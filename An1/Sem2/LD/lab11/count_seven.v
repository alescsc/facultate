==> flow/design.v <==
module count_seven(input clk, input rst, output reg [6:0]out);
wire [3:0]cnt_seven;
counter UUT1(.clk(clk), .rst(rst), .cnt(cnt_seven));
seven_seg_decoder UUT2(.in(cnt_seven), .seg(out));
endmodule
module counter(
	input clk,
	input rst,
	output reg [5:0] cnt);
always@(posedge clk or posedge rst)
	begin
	if(rst)
		cnt <= 6'b000000;
	else
		if(cnt == 33)
			cnt <= 6'b000000;
		else
			cnt <= cnt + 1;
	end
endmodule
module seven_seg_decoder(
	input [3:0]in,
	output reg [6:0]seg);
always@(in)
	begin
	case(in)
		4'b0000:seg = 7'b1000000;
		4'b0001:seg = 7'b1111001;
		4'b0010:seg = 7'b0100100;
		4'b0011:seg = 7'b0110000;
		4'b0100:seg = 7'b0111001;
		4'b0101:seg = 7'b0000010;
		4'b0110:seg = 7'b1111000;
		4'b0111:seg = 7'b0000000;
		4'b1000:seg = 7'b0000000;
		4'b1001:seg = 7'b0010000;
		4'b1010:seg = 7'b0001000;
		4'b1011:seg = 7'b0000011;
		4'b1100:seg = 7'b1000110;
		4'b1101:seg = 7'b0100001;
		4'b1110:seg = 7'b0000110;
		4'b1111:seg = 7'b0001110;
	endcase
end
endmodule
Tool chain data of count_seven

Tool output for the design above, in the order of the flow.
Lines are those of the file above, counted from 1.
Operators carry their Yosys type and port widths (W data, S select, Z words).
Library cell names are shortened.
Not given: -

Top: count_seven
Clock: clk
Cell library: sky130hd
Library corner: tt_025C_1v80

After elaboration

Source: Yosys, flattened and elaborated, memories not mapped. Widths are those after wreduce; folded enables and synchronous resets count as part of the registers. Registers that Yosys merges into a memory's read port (data or address) are not register bits. Print and check cells do not count. Equal cells are merged and count once.
Memory sizes are those after Yosys's memory passes, which may raise the word count (mostly to a power of two), join words into wider ones and drop unused or constant bits.

Add/subtract/negate cells: 1
Multipliers: 0
Div/mod/pow operators: 0
Magnitude comparators: 0
Equal/unequal tests: 1
Shift-type cells: 0
Multiplexer cells: 1
Bitwise operators: 0
Reduce/logical cells: 0

Operator list:

| kind                  | count |
| $add A6 B1 Y6 const B | 1 |
| $eq A6 B6 Y1 const B  | 1 |
| $mux W6               | 1 |

Register bits after elaboration: 6
Bits in latches: 0
Bits in writable memories: 0
ROM bits: 112
Clocked read ports x word width: 0
Memories: 1
Input port bits: 2
Output and inout port bits: 7
Word-level cells: 5

Memory list:

| memory          | words | bits a word | rd ports | wr ports | line | text |
| (no name shown) | 16    | 7           | 1        | 0        | 26   | `case(in)` |

Depth

Yosys ltp: most cells in a row. Word level: on the elaborated netlist, between registers, memories and ports. Mapped: between sequential cells and ports; inverters and the memories' decode and read muxes count.

Depth after elaboration: 2
ABC_AREA: 1
Gate-level depth with buffers: 7
Gate-level depth less buffers: 7

Netlist

The flow's flattened synthesis, as Yosys stat reports it; memories are mapped. The netlist is that of the ABC_AREA named above (0 if unset); the other value can give another one.
The area totals of this step are shown rounded.

Standard cells after synthesis: 68
Cell area after synthesis: 519 µm²
Sequential part of the area: 150 µm²
Flip-flop cells: 6
Buffers: 2

Cell types:

| type     | count | total area (µm²) |
| dfrtp_1  | 6     | 150.144 |
| ha_1     | 5     | 62.56 |
| nand2_1  | 14    | 52.55 |
| inv_1    | 7     | 26.275 |
| nor2_1   | 7     | 26.275 |
| nand3_1  | 5     | 25.024 |
| nor2_2   | 4     | 25.024 |
| buf_6    | 2     | 22.522 |
| o21ai_0  | 4     | 20.019 |
| inv_6    | 2     | 17.517 |
| xor2_1   | 2     | 17.517 |
| a21oi_1  | 3     | 15.014 |
| a22oi_1  | 2     | 15.014 |
| nand2_4  | 1     | 11.261 |
| nor2_4   | 1     | 11.261 |
| nor3_2   | 1     | 10.01 |
| o211ai_1 | 1     | 7.507 |
| inv_2    | 1     | 3.754 |

Path before layout

Source: OpenSTA report_checks on the synthesized netlist (no wires, ideal clock, input and output delay 20% of the period each), path of least setup slack; recovery checks are left aside. Register names are those of the netlist, which keeps one name where synthesis merged equal registers.

Path kind: register to output
From: reg UUT1.cnt[1]
To: out out[1]
Clock period: 2.25 ns
Output delay: 0.450 ns
Time at the first pin: 0.000 ns
Arrival: 1.100 ns
Required time: 1.800 ns
Path slack: 0.700 ns
Path delay: 1.100 ns
Driving pins on the path: 5
Buffers on the path: 0
Synthesis period reached: 1.55 ns

"path delay" = arrival - input delay + setup time.
A path that ends at an output port has no setup time.
"driving pins on the path": output pins that drive a net of the path, with the launching flip-flop's if there is one; two outputs of one cell count as two.
"synthesis period reached" is the clock period less the worst setup slack; recovery checks do not enter. This is arithmetic on one report: input and output delays are still those of the set period (20% each).
The rows between start and end are the longest chain of elaborated cells between them; the timing report does not say that the signal goes this way. Where chains are equally long, one stands for them.
A line is the first line of the expression or statement that the cell stems from. Yosys adds cells for indexed reads and writes and turns some case tables into memories.
The chain passes a memory read, where the word-level depth is cut; so it can be longer than that depth.
A register here has more assigning lines than the two given.

Cells stage by stage: dfrtp_1 inv_1 ha_1 nand2_1 o21ai_0
Length of the longest elaborated chain: 1
Elaborated cells on any way between the ends: 1
Source lines of those cells: 1
Those cells by class: 1 x memory

Ends and longest elaborated chain, post-synthesis:

| element            | line | text |
| start: declaration | 9    | `output reg [5:0] cnt);` |
| start: assignment  | 13   | `cnt <= 6'b000000;` |
| start: assignment  | 18   | `cnt <= cnt + 1;` |
| $mem_v2 Z16 W7     | 26   | `case(in)` |
| end: declaration   | 1    | `module count_seven(input clk, input rst, output reg [6:0]out);` |

Timing after layout

Path of least setup slack in the final report of run 1 (OpenROAD, finished layout, wires in). Where an end is a register, its clock arrival counts in the times.

Path kind: register to output
From: reg UUT1.cnt[0]
To: out out[2]
Clock period: 2.38 ns
Output delay: 0.48 ns
Time at the first pin: 0.25 ns
Arrival: 1.83 ns
Required time: 1.90 ns
Path slack: 0.08 ns
Driving pins on the path: 7
Buffers on the path: 2

The rows between start and end are the longest chain of elaborated cells between them; the timing report does not say that the signal goes this way. Where chains are equally long, one stands for them.
The chain passes a memory read, where the word-level depth is cut; so it can be longer than that depth.
A register here has more assigning lines than the two given.

Cells stage by stage: dfrtp_2 buf_12 ha_4 nor2_2 nor2_1 a21oi_1 clkdlybuf4s50_1
Length of the longest elaborated chain: 1
Elaborated cells on any way between the ends: 1
Source lines of those cells: 1
Those cells by class: 1 x memory

Ends and longest elaborated chain, post-layout:

| element            | line | text |
| start: declaration | 9    | `output reg [5:0] cnt);` |
| start: assignment  | 13   | `cnt <= 6'b000000;` |
| start: assignment  | 18   | `cnt <= cnt + 1;` |
| $mem_v2 Z16 W7     | 26   | `case(in)` |
| end: declaration   | 1    | `module count_seven(input clk, input rst, output reg [6:0]out);` |

--- measured runs ---
Top module count_seven; platform sky130hd; tools Yosys and OpenROAD; 2 stored runs in no particular order. Input and output delays are each 20% of the period that was set; the output load is 0.01 pF.
By "overall power" is meant OpenSTA's value without simulated activity: inputs other than the clock are taken to toggle once in ten clock periods, and the tool carries that through the logic.
Values from the reports are rounded here.

## Run 1

==> flow/run.sh <==
#!/bin/bash
# the make line also repeats the synthesis and layout settings of config.mk as NAME=value (left out here)
make -C /OpenROAD-flow-scripts/flow DESIGN_CONFIG=/design/flow/config.mk WORK_HOME=/design/flow/orfs CLKGATE_MAP_FILE= finish
==> flow/config.mk <==
export PLATFORM = sky130hd
export DESIGN_NAME = count_seven
export DESIGN_NICKNAME = count_seven
export VERILOG_FILES = /design/flow/design.v
export SDC_FILE = /design/flow/constraint.sdc
export NUM_CORES = 4
export LEC_CHECK = 0
export ABC_AREA = 1
export CAP_MARGIN = 20
export CORE_MARGIN = 2
export CORE_UTILIZATION = 33
export PLACE_DENSITY = 0.35
export SLEW_MARGIN = 20
==> flow/constraint.sdc <==
create_clock -name core_clock -period 2.38 [get_ports {clk}]
set_input_delay 0.4760 -clock core_clock [delete_from_list [all_inputs] [get_ports {clk}]]
set_output_delay 0.4760 -clock core_clock [all_outputs]
set_load 0.01 [all_outputs]

| result of run 1 | value |
|---|---|
| lowest setup slack | 0.077 ns |
| total negative slack | 0.000 ns |
| die footprint | 1910 µm² |
| overall power | 0.203 mW |
| standard-cell area after layout | 667 µm² |
| synthesis area | 519 µm² |

## Run 2

==> flow/run.sh <==
#!/bin/bash
# the make line also repeats the synthesis and layout settings of config.mk as NAME=value (left out here)
make -C /OpenROAD-flow-scripts/flow DESIGN_CONFIG=/design/flow/config.mk WORK_HOME=/design/flow/orfs CLKGATE_MAP_FILE= finish
==> flow/config.mk <==
export PLATFORM = sky130hd
export DESIGN_NAME = count_seven
export DESIGN_NICKNAME = count_seven
export VERILOG_FILES = /design/flow/design.v
export SDC_FILE = /design/flow/constraint.sdc
export NUM_CORES = 4
export LEC_CHECK = 0
export ABC_AREA = 0
export CAP_MARGIN = 20
export CELL_PAD_IN_SITES_GLOBAL_PLACEMENT = 1
export CORE_ASPECT_RATIO = 0.64
export CORE_MARGIN = 2
export CORE_UTILIZATION = 24
export CTS_CLUSTER_DIAMETER = 345
export CTS_CLUSTER_SIZE = 27
export GPL_ROUTABILITY_DRIVEN = 0
export GPL_TIMING_DRIVEN = 1
export HOLD_SLACK_MARGIN = -0.04
export PLACE_DENSITY_LB_ADDON = 0.02
export SLEW_MARGIN = 20
==> flow/constraint.sdc <==
create_clock -name core_clock -period 1.1 [get_ports {clk}]
set_input_delay 0.2200 -clock core_clock [delete_from_list [all_inputs] [get_ports {clk}]]
set_output_delay 0.2200 -clock core_clock [all_outputs]
set_load 0.01 [all_outputs]

| result of run 2 | value |
|---|---|
| lowest setup slack | -0.626 ns |
| total negative slack | -5.20 ns |
| die footprint | 2520 µm² |
| overall power | 0.450 mW |
| standard-cell area after layout | 883 µm² |
| synthesis area | 509 µm² |
--- end ---
